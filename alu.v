==> flow/design.v <==
module Flag_Register #(
	parameter MAX_WIDTH = 8
)(
	input wire clk,
	input wire rst,
	input wire enaf,
	input wire [MAX_WIDTH-1:0] dataa,
	input wire carry,
	output reg C,
	output reg N,
	output reg P,
	output reg Z);
initial begin
	C = 1'b0;
	N = 1'b0;
	P = 1'b0;
	Z = 1'b0;
end
always @(posedge clk, posedge rst) begin
	if (rst) begin
		C <= 1'b0;
		N <= 1'b0;
		P <= 1'b0;
		Z <= 1'b0;
	end else if (enaf) begin
		C <= carry;
		N <= dataa[MAX_WIDTH-1];  
		P <= ~(dataa[7] ^ dataa[6] ^ dataa[5] ^ dataa[4] ^ dataa[3] ^ dataa[2] ^ dataa[1] ^ dataa[0]);
		Z <= (dataa == 0) ? 1'b1 : 1'b0;
	end
end
endmodule
`timescale 1ns / 1ps
module Shift_Unit #(parameter N=8)(
    input [7:0] dataa,
    input [1:0] shamt,
    output reg [7:0] dataout
);
always @(*) begin
    case (shamt)
        2'b00: dataout = dataa;  
        2'b01: dataout = {1'b0, dataa[7:1]};  
        2'b10: dataout = {dataa[6:0], 1'b0};  
        default: dataout = {N{1'b0}}; 
    endcase
end
endmodule
module add_sub
	#(parameter N = 8)
	(	input     wire [N-1:0] a,
		input     wire [N-1:0] b,
		input     wire         addn_sub,
		output    wire [N-1:0] s,
		output    wire         cout);
	wire [N-1:0] bxor;
	wire [N-1:0] add_nsub_vector;
	assign add_nsub_vector = {N{addn_sub}};
	assign bxor = b ^ add_nsub_vector;
	nbit_adder #(.N(N)) adder_inst (
			.a(a), .b(bxor), .cin(addn_sub),
			.s(s), .cout (cout));
endmodule
module alu #(parameter MAX_WIDTH = 8)(
	input wire clk,
	input wire rst,
	input wire [MAX_WIDTH-1:0] busA,
	input wire [MAX_WIDTH-1:0] busB,
	input wire [2:0] selop,
	input wire [1:0] shamt,
	input wire enaf,
	output wire [MAX_WIDTH-1:0] busC,
	output wire C,
	output wire N,
	output wire P,
	output wire Z
);
wire [MAX_WIDTH-1:0] result;
wire                 carry;
processing_unit #(.N(MAX_WIDTH)) processs ( 
	.dataa(busA), 
	.datab(busB), 
	.selop(selop), 
	.result(result), 
	.cout(carry)
);
Flag_Register #(.MAX_WIDTH(MAX_WIDTH)) flag ( 
	.rst(rst), 
	.clk(clk), 
	.enaf(enaf),
	.carry(carry),
	.dataa(result), 
	.C(C),
	.N(N), 
	.P(P), 
	.Z(Z)
);
Shift_Unit #(.N(MAX_WIDTH)) shift ( 
	.dataa(result), 
	.shamt(shamt), 
	.dataout(busC)
);
endmodule
module full_adder(
	input wire a,
	input wire b,
	input wire cin,
	output wire cout,
	output wire s
);
	assign s=a^b^cin;
	assign cout=(a&cin)|(b&cin)|(a&b);
endmodule
module nbit_adder
	#(parameter N = 8)
	(	input     wire [N-1:0] a,
		input     wire [N-1:0] b,
		input     wire         cin,
		output    wire [N-1:0] s,
		output    wire         cout);
	wire [N-1:0] carry;
	genvar i;
	generate
		for (i = N-1; i >= 0; i = i-1) begin: adder_gen
			if (i == 0) begin: bit0
				full_adder Bit_0 (.a(a[i]),.b(b[i]),.cin(cin),
										.s(s[i]), .cout (carry[i]));
			end else begin: bitn
				full_adder Bit_N (.a(a[i]), .b(b[i]), .cin(carry[i-1]),
										.s(s[i]), .cout (carry[i]));
			end
		end
	endgenerate
	assign cout = carry[N-1];
endmodule
module processing_unit #(parameter N = 8)  
(
	input wire [N-1:0] dataa,
	input wire [N-1:0] datab,
	input wire [2:0] selop,
	output reg [N-1:0] result,
	output wire cout
);
wire [N-1:0] not_b; 
wire [N-1:0] a_and_b;
wire [N-1:0] a_or_b; 
wire [N-1:0] a_xor_b;
wire [N-1:0] a_plus_b;
wire [N-1:0] b_plus_one;
wire [N-1:0] neg_b;
wire c_add, c_plus1, c_negB;
assign not_b = ~datab;
assign a_and_b = dataa & datab;
assign a_or_b = dataa | datab;
assign a_xor_b = dataa ^ datab;
add_sub #(.N(N)) AplusB ( 
	.a(dataa), 
	.b(datab), 
	.addn_sub (1'b0), 
	.s(a_plus_b), 
	.cout(c_add)
);
add_sub #(.N(N)) Bplus1 (
	.a(datab), 
	.b(8'b00000001),  
	.addn_sub(1'b0), 
	.s(b_plus_one), 
	.cout (c_plus1)
);
add_sub #(.N(N)) negB (
	.a({N{1'b0}}),  
	.b(datab),
	.addn_sub (1'b1), 
	.s(neg_b),
	.cout(c_negB)
);
always @(*) begin 
	case (selop)
		3'b000: result = datab;
		3'b001: result = not_b;
		3'b010: result = a_and_b;
		3'b011: result = a_or_b;
		3'b100: result = a_xor_b;
		3'b101: result = a_plus_b;
		3'b110: result = b_plus_one;
		default: result = neg_b;
	endcase
end
assign cout = (selop[1:0] == 2'b01) ? c_add :
				  (selop[1:0] == 2'b10) ? c_plus1 :
				  (selop[1:0] == 2'b11) ? c_negB : 1'b0;
endmodule
# From RTL to reports: alu
# The steps from the RTL of alu to its reports follow in flow order.
# Line numbers count from 1 in the design file above.
# Cell names lack the library's common part.
# A cell with - has no value.
# inputs
design	alu
clk_port	clk
library	sky130hd
lib_corner	tt_025C_1v80

# Word level
# Counts by Yosys on the flattened word-level netlist (proc, flatten, opt, wreduce; memories kept). Register bits leave out memories and registers merged into their read ports (data or address); mux counts leave out enables and synchronous resets folded into registers. Print and check cells are left out. Cells with the same type and inputs are merged into one.
# word_totals
elab_cells	117
out_inout_bits	12
in_bits	24
reg_bits	4
# op_classes
n_eq	11
bitwise	93
mux	6
n_reduce_logical	3
# op_table
cell	count
case mux 8 bit (select 7 bit)	1
bitwise AND 1 bit	36
XOR 1 bit	36
case mux 8 bit (select 3 bit)	1
OR 1 bit	14
== test 3 bit (second input constant)	3
bitwise AND 8 bit	1
OR 8 bit	1
XOR 8 bit	1
inverter 8 bit	1
zero test 8 bit	1
== test 2 bit (second input constant)	3
== test 3 x 2 -> 1 bit (second input constant)	2
== test 2 x 1 -> 1 bit (second input constant)	2
two-way mux 1 bit	4
inverter 1 bit	3
== test 3 x 1 -> 1 bit (second input constant)	1
zero test 3 bit	1
zero test 2 bit	1

# Longest topological paths
# Depth = most cells in a row (Yosys ltp): at word level without a register or memory, in the mapped netlist without a sequential cell, where the memories' decode and read muxes count.
# depth
word_depth	29
abc_area	0
mapped_depth	19
depth_no_buf	19

# Synthesis result
# Source: synth_stat.txt of the flow (Yosys; design flattened, memories mapped). It holds for the ABC_AREA given above (unset counts as 0); a run with the other value may have another netlist.
# The area totals of this step are shown rounded.
# by_type
cell	count	area_total_um2
ha_1	31	387.872
fa_1	7	140.134
dfrtp_1	4	100.096
inv_1	26	97.594
a21oi_1	18	90.086
nor2_1	16	60.058
mux2_2	5	56.304
nand2_1	14	52.55
mux2i_1	5	50.048
o22ai_1	6	37.536
xnor2_1	4	35.034
buf_6	3	33.782
nand2b_1	5	31.28
nor2b_1	5	31.28
a22oi_1	4	30.029
o21ai_0	6	30.029
o2bb2ai_1	3	26.275
buf_2	5	25.024
# Not listed: further types 29, cells in them 35.
# mapped
ffs	4
cell_count	202
yosys_area_um2	1600
seq_area_um2	100
n_buf	12
# By module: a second synthesis without flattening, with its own total; a netlist apart from the flattened one above.
# hier_totals
cells_unflattened	224
area_unflattened_um2	2000
# Rows give one instance, submodules left out.
# by_module
mod	mod_area_um2	seq_area_um2	cells	n_inst
processing_unit #(N=8)	830	0.0	127	1
full_adder	20	0.0	1	24
Flag_Register #(MAX_WIDTH=8)	260	100	21	1
add_sub #(N=8)	81	0.0	9	3
Shift_Unit #(N=8)	200	0.0	25	1
nbit_adder #(N=8)	0.0	0.0	0	3
alu	0.0	0.0	0	1

# Path before layout
# Source: OpenSTA report_checks on the synthesized netlist (no wires, ideal clock, input and output delay 20% of the period each), path of least setup slack; recovery checks are left aside. Register names are those of the netlist, which keeps one name where synthesis merged equal registers.
# synth_path
path_type	input-to-output
start	input port busA[0]
end	output port busC[6]
slack_ps	674
out_delay_ps	1290
in_delay_ps	1290
launch_ps	1290
stages	16
t_required_ps	5160
delay_ps	3196
n_path_buf	0
t_arrival_ps	4486
period_ps	6450
period_less_setup_slack_ps	5776
# "delay_ps" = arrival - input delay + setup time.
# A path that ends at an output port has no setup time.
# "stages": output pins that drive a net of the path, with the launching flip-flop's if there is one; two outputs of one cell count as two.
# "period_less_setup_slack_ps" is the clock period less the worst setup slack; recovery checks do not enter. This is arithmetic on one report: input and output delays are still those of the set period (20% each).
# The rows between start and end are the longest chain of elaborated cells between them; the timing report does not say that the signal goes this way. Where chains are equally long, one stands for them.
# A line is the first line of the expression or statement that the cell stems from. Yosys adds cells for indexed reads and writes and turns some case tables into memories.
# synth_via
cell_sequence	ha_1 > inv_1 > fa_1 > fa_1 > fa_1 > fa_1 > inv_1 > fa_1 > fa_1 > fa_1 > mux2i_1 > a22oi_1 > a21oi_1 > o2bb2ai_1 > or2_2 > a21oi_1
elab_chain_len	22
cells_between	30
lines_between	4
classes_between	mux: 2; logic: 28
# synth_rtl
item	line_no	text
start: declaration	66	input wire [MAX_WIDTH-1:0] busA,
bitwise AND 1 bit x2	111	assign cout=(a&cin)|(b&cin)|(a&b);
OR 1 bit x2	111
bitwise AND 1 bit	111
OR 1 bit x2	111
bitwise AND 1 bit	111
OR 1 bit x2	111
bitwise AND 1 bit	111
OR 1 bit x2	111
bitwise AND 1 bit	111
OR 1 bit x2	111
bitwise AND 1 bit	111
OR 1 bit x2	111
XOR 1 bit	110	assign s=a^b^cin;
case mux 8 bit (select 7 bit)	177	case (selop)
case mux 8 bit (select 3 bit)	40	case (shamt)
end: declaration	71	output wire [MAX_WIDTH-1:0] busC,

# alu on sky130hd: 2 stored runs with different settings, listed in no order. Input and output delays are each 20% of the period that was set; the output load is 0.01 pF.
# A setting shown as -- is not set for that run.
stored run	period_ns	CORE_UTILIZATION	PLACE_DENSITY_LB_ADDON	CORE_MARGIN	CELL_PAD_IN_SITES_GLOBAL_PLACEMENT	CELL_PAD_IN_SITES_DETAIL_PLACEMENT	GPL_TIMING_DRIVEN	GPL_ROUTABILITY_DRIVEN	SLEW_MARGIN	MIN_ROUTING_LAYER	CAP_MARGIN	SETUP_SLACK_MARGIN	CORE_ASPECT_RATIO	TNS_END_PERCENT	CTS_CLUSTER_SIZE	MAX_ROUTING_LAYER
run A	6.28	52	0.29	5	1	2	1	0	25	met1	20	--	--	--	--	--
run B	3.96	57	--	2	3	2	0	0	20	--	20	0.44	0.51	15	17	met5
# Run A: did not finish, placement stopped with DPL-0033
# Run B: did not finish, placement stopped with GPL-0301
